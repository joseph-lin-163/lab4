==> flow/design.v <==
`timescale 1ns / 1ps
module masterCLK(
    input clk, 
    input rst,
    output reg clock0,       
    output reg clock1,       
    output reg clock2,       
    output reg clock3,       
    output reg clock4,       
    output reg clock5,       
    output reg clock6,       
    output reg clockScroll,  
    output reg clockFast,    
    output reg clockBlink,   
    output reg clockInit     
    );
     reg [26:0] counter0;
     reg [26:0] counter1;
     reg [26:0] counter2;
     reg [26:0] counter3;
     reg [26:0] counter4;
     reg [26:0] counter5;
     reg [26:0] counter6;
     reg [26:0] counterScroll;
     reg [26:0] counterBlink;
	  reg [26:0] fastCounter;
     reg [26:0] counterInit;
    always @ (posedge clk) 
    begin
        if (rst)
            begin
                clock0 <= 0;       
                clock1 <= 0;       
                clock2 <= 0;       
                clock3 <= 0;       
                clock4 <= 0;       
                clock5 <= 0;       
                clock6 <= 0;       
                clockScroll <= 0;  
                clockFast <= 0;    
                clockBlink <= 0;   
                clockInit <= 0;
                counter0 <= 'd0;
                counter1 <= 'd0;
                counter2 <= 'd0;
                counter3 <= 'd0;
                counter4 <= 'd0;
                counter5 <= 'd0;
                counter6 <= 'd0;
                counterScroll <= 'd0;
                counterBlink <= 'd0;
				    fastCounter <= 'd0;
                counterInit <= 'd0;
            end
        else
            begin
                if (counter0 == 'd140845070)  
                begin
                    clock0 <= ~clock0;
                    counter0 <= 'd0;
                end
                else
					counter0 <= counter0 + 'd1;
                if (counter1 == 'd120048019)  
                begin
                    clock1 <= ~clock1;
                    counter1 <= 'd0;
                end
                else
					counter1 <= counter1 + 'd1; 
                if (counter2 == 'd100000000)  
                begin
                    clock2 <= ~clock2;
                    counter2 <= 'd0;
                end
                else
                    counter2 <= counter2 + 'd1;
                if (counter3 == 'd80000000)  
                begin
                    clock3 <= ~clock3;
                    counter3 <= 'd0;
                end
                else
                    counter3 <= counter3 + 'd1;
                if (counter4 == 'd60240963)  
                begin
                    clock4 <= ~clock4;
                    counter4 <= 'd0;
                end
                else
                    counter4 <= counter4 + 'd1;
                if (counter5 == 'd40000000)  
                begin
                    clock5 <= ~clock5;
                    counter5 <= 'd0;
                end
                else
                    counter5 <= counter5 + 'd1;
                if (counter6 == 'd20000000)  
                begin
                    clock6 <= ~clock6;
                    counter6 <= 'd0;
                end
                else
                    counter6 <= counter6 + 'd1;
                if (counterScroll == 'd50000000)
                begin
                    clockScroll <= ~clockScroll;
				    counterScroll <= 'd0;
                end
                else
					counterScroll <= counterScroll + 'd1;  
                if (fastCounter == 'd200000)
                begin
                    clockFast <= ~clockFast;
				    fastCounter <= 'd0;
                end
                else
					fastCounter <= fastCounter + 'd1;
                if (counterBlink == 'd33333333) 
                begin
                    clockBlink <= ~clockBlink;
                    counterBlink <= 'd0;
                end
                else
                    counterBlink <= counterBlink + 'd1;
                if (counterInit == 'd2000000)
                begin
                    clockInit <= ~clockInit;
				    counterInit <= 'd0;
                end
                else
					counterInit <= counterInit + 'd1;
            end      
    end              
endmodule
### From RTL to reports: masterCLK

What the tools print for masterCLK, step after step.
Line numbers count from 1 in the design file above.
Library cell names are shortened.
A cell with - has no value.

| inputs | value |
|---|---|
| top module | masterCLK |
| clock port | clk |
| cell library | sky130hd |
| corner | tt_025C_1v80 |

### Elaborated design

Yosys after proc, flatten, opt, wreduce and memory -nomap, before mapping. Enables and synchronous resets that opt folds into registers are not counted as muxes. Memory bits, and registers merged into a memory's read port (data or address), are not among the register bits. Print and check cells are not counted. Equal cells are merged and count once.

| cells by class | value |
|---|---|
| bitwise operators | 10 |
| equality and inequality tests | 10 |
| reductions and logical operators | 10 |
| add/subtract/negate cells | 10 |

Operator list:

| cell | count |
|---|---|
| 27-bit by 1-bit adder with 27-bit output with constant B | 10 |
| 27-bit by 26-bit equality test with 1-bit output with constant B | 3 |
| 27-bit equality test with constant B | 3 |
| 27-bit by 25-bit equality test with 1-bit output with constant B | 2 |
| 27-bit by 18-bit equality test with 1-bit output with constant B | 1 |
| 27-bit by 21-bit equality test with 1-bit output with constant B | 1 |
| 2-bit OR reduction | 10 |
| 1-bit NOT | 10 |

| storage and ports | value |
|---|---|
| bits in registers | 280 |
| output and inout bits | 11 |

### Logic depth

Yosys ltp: most cells in a row. Word level: on the elaborated netlist, between registers, memories and ports. Mapped: between sequential cells and ports; inverters and the memories' decode and read muxes count.

| logic depth | value |
|---|---|
| depth after elaboration | 2 |
| ABC_AREA | 0 |
| mapped depth | 7 |

### Netlist

Yosys stat after the flow's synthesis: flattened, memories mapped to cells. It holds for the ABC_AREA given above (unset counts as 0); a run with the other value may have another netlist.
The area totals of this step are shown rounded.

Cells by type:

| cell | count |
|---|---|
| dfxtp_1 | 280 |
| a21oi_1 | 129 |
| xor2_1 | 73 |
| or4_1 | 85 |
| nor2_1 | 167 |
| nand4_1 | 96 |
| o31ai_1 | 73 |
| xnor2_1 | 50 |
| nand3_1 | 87 |
| or3_1 | 64 |
| nand2_1 | 84 |
| o21ai_0 | 59 |
| and4_1 | 33 |
| clkbuf_1 | 60 |
| ha_1 | 18 |
| and3_1 | 33 |
| nor4_1 | 31 |
| inv_1 | 51 |

Other cell types: 33; their cells: 106.

| mapped netlist | value |
|---|---|
| mapped flip-flops | 280 |
| buffer cells | 75 |
| standard cells after synthesis | 1579 |
| synthesis area | 13400 µm² |
| sequential part of the area | 5610 µm² |

### Worst setup path after synthesis

Path of least setup slack by OpenSTA after synthesis, without wires, with an ideal clock, recovery checks aside; 20% of the period is set as input and as output delay. Where synthesis merged equal registers, the netlist keeps one of their names.

| timing path after synthesis | value |
|---|---|
| path kind | register to register |
| from | reg counter6[0] |
| to | reg counter6[26] |
| buffers on the path | 2 |
| period | 2.06 ns |
| delay of the path | 2.093 ns |
| arrival | 2.020 ns |
| setup time | 0.073 ns |
| setup slack | -0.034 ns |
| driving pins on the path | 8 |
| synthesis period reached | 2.094 ns |

"delay of the path" is the arrival time less input delay plus setup time.
"driving pins on the path": output pins that drive a net of the path, with the launching flip-flop's if there is one; two outputs of one cell count as two.
"synthesis period reached" is the clock period less the worst setup slack; recovery checks do not enter. This is arithmetic on one report: input and output delays are still those of the set period (20% each).
Between the ends stands the longest chain of elaborated cells between them, by number of cells; it is not shown to be the way that was timed. Of several equally long chains one is given.
Each line given opens the expression or statement behind the cell; cells for indexed reads and writes are added by Yosys, which also makes memories of some case tables.
At most two assigning lines are given for a register; there are more.

| between the ends, after synthesis | value |
|---|---|
| path through | dfxtp_1 -> ha_1 -> clkbuf_1 -> nand3_1 -> or4_1 -> clkbuf_1 -> or4_1 -> a21oi_1 |
| length of the longest elaborated chain | 2 |
| elaborated cells between the ends (all ways) | 3 |
| RTL lines with such cells | 2 |
| those cells by class | 1 x add/sub; 1 x eq/ne; 1 x reduce/logical |

RTL lines, path after synthesis:

| what | RTL line | source |
|---|---|---|
| start, declared | 23 | `reg [26:0] counter6;` |
| start, assigned | 49 | `counter6 <= 'd0;` |
| start, assigned | 105 | `counter6 <= counter6 + 'd1;` |
| 27-bit by 25-bit equality test with 1-bit output | 99 | `if (counter6 == 'd20000000)` |
| 2-bit OR reduction | - |  |
| end, assigned | 102 | `counter6 <= 'd0;` |
| end, assigned | 105 |  |
| end, declared | 23 |  |

### Path in the finished layout

Path of least setup slack in the final report of flow run A (OpenROAD, finished layout, wires in). Where an end is a register, its clock arrival counts in the times.

| timing path after layout | value |
|---|---|
| path kind | register to register |
| from | reg counterBlink[25] |
| to | reg clockBlink |
| setup slack | 0.55 ns |
| setup time | 0.06 ns |
| buffers on the path | 0 |
| arrival | 2.58 ns |
| driving pins on the path | 5 |
| period | 2.64 ns |

Between the ends stands the longest chain of elaborated cells between them, by number of cells; it is not shown to be the way that was timed. Of several equally long chains one is given.
At most two assigning lines are given for a register; there are more.

| between the ends, after layout | value |
|---|---|
| path through | dfxtp_4 -> or4_4 -> or4_4 -> or4_1 -> a21oi_2 |
| length of the longest elaborated chain | 1 |
| elaborated cells between the ends (all ways) | 1 |
| RTL lines with such cells | 1 |
| those cells by class | 1 x eq/ne |

RTL lines, path after layout:

| what | RTL line | source |
|---|---|---|
| start, declared | 25 | `reg [26:0] counterBlink;` |
| start, assigned | 51 | `counterBlink <= 'd0;` |
| start, assigned | 126 | `counterBlink <= counterBlink + 'd1;` |
| 27-bit by 25-bit equality test with 1-bit output | 120 | `if (counterBlink == 'd33333333)` |
| end, assigned | 41 | `clockBlink <= 0;` |
| end, assigned | 122 | `clockBlink <= ~clockBlink;` |
| end, declared | 14 | `output reg clockBlink,` |

Ticket comment

Module masterCLK, platform sky130hd: 2 stored runs of the flow (Yosys, OpenROAD) with differing settings, in no particular order. Input and output delays are each 20% of the period that was set; the output load is 0.01 pF.
By "clock period reached" is meant the clock period of the run minus its worst setup slack. This is arithmetic on one report: input and output delays are still those of the set period (20% each).
By "worst path time" is meant the share of the clock period that the worst setup path is allowed (20% is reserved at inputs, 20% at outputs), minus its slack. Clock arrival times at its registers enter into it.
"overall power" rests on the timing tool's default activity at the inputs, not on a simulated workload.
Measured values are rounded.

#### Flow run A

| setting | value |
|---|---|
| period_ns | `2.64` |
| SETUP_SLACK_MARGIN | `0.75` |
| CAP_MARGIN | `20` |
| CORE_MARGIN | `2` |
| CORE_UTILIZATION | `40` |
| SLEW_MARGIN | `20` |

| result | value |
|---|---|
| chip area after synthesis (Yosys) | 13400 µm² |
| final utilization | 50.6 % |
| overall power | 9230 uW |
| die outline area | 34900 µm² |
| clock period reached | 2.094 ns |
| setup slack of the worst path | 0.546 ns |
| standard-cell area after layout | 16600 µm² |
| worst path time | 2.09 ns |
| critical path type | register to register |
| smallest hold slack | 0.429 ns |
| summed negative setup slack | 0.000 ns |

#### Flow run B

| setting | value |
|---|---|
| period_ns | `1.67` |
| CORE_UTILIZATION | `44` |
| PLACE_DENSITY_LB_ADDON | `0.21` |
| HOLD_SLACK_MARGIN | `-0.09` |
| CELL_PAD_IN_SITES_DETAIL_PLACEMENT | `2` |
| GPL_ROUTABILITY_DRIVEN | `0` |
| CTS_CLUSTER_SIZE | `12` |
| MAX_ROUTING_LAYER | `met5` |
| CAP_MARGIN | `20` |
| CORE_MARGIN | `2` |
| SLEW_MARGIN | `20` |

Stopped before the end: placement reported DPL-0033.
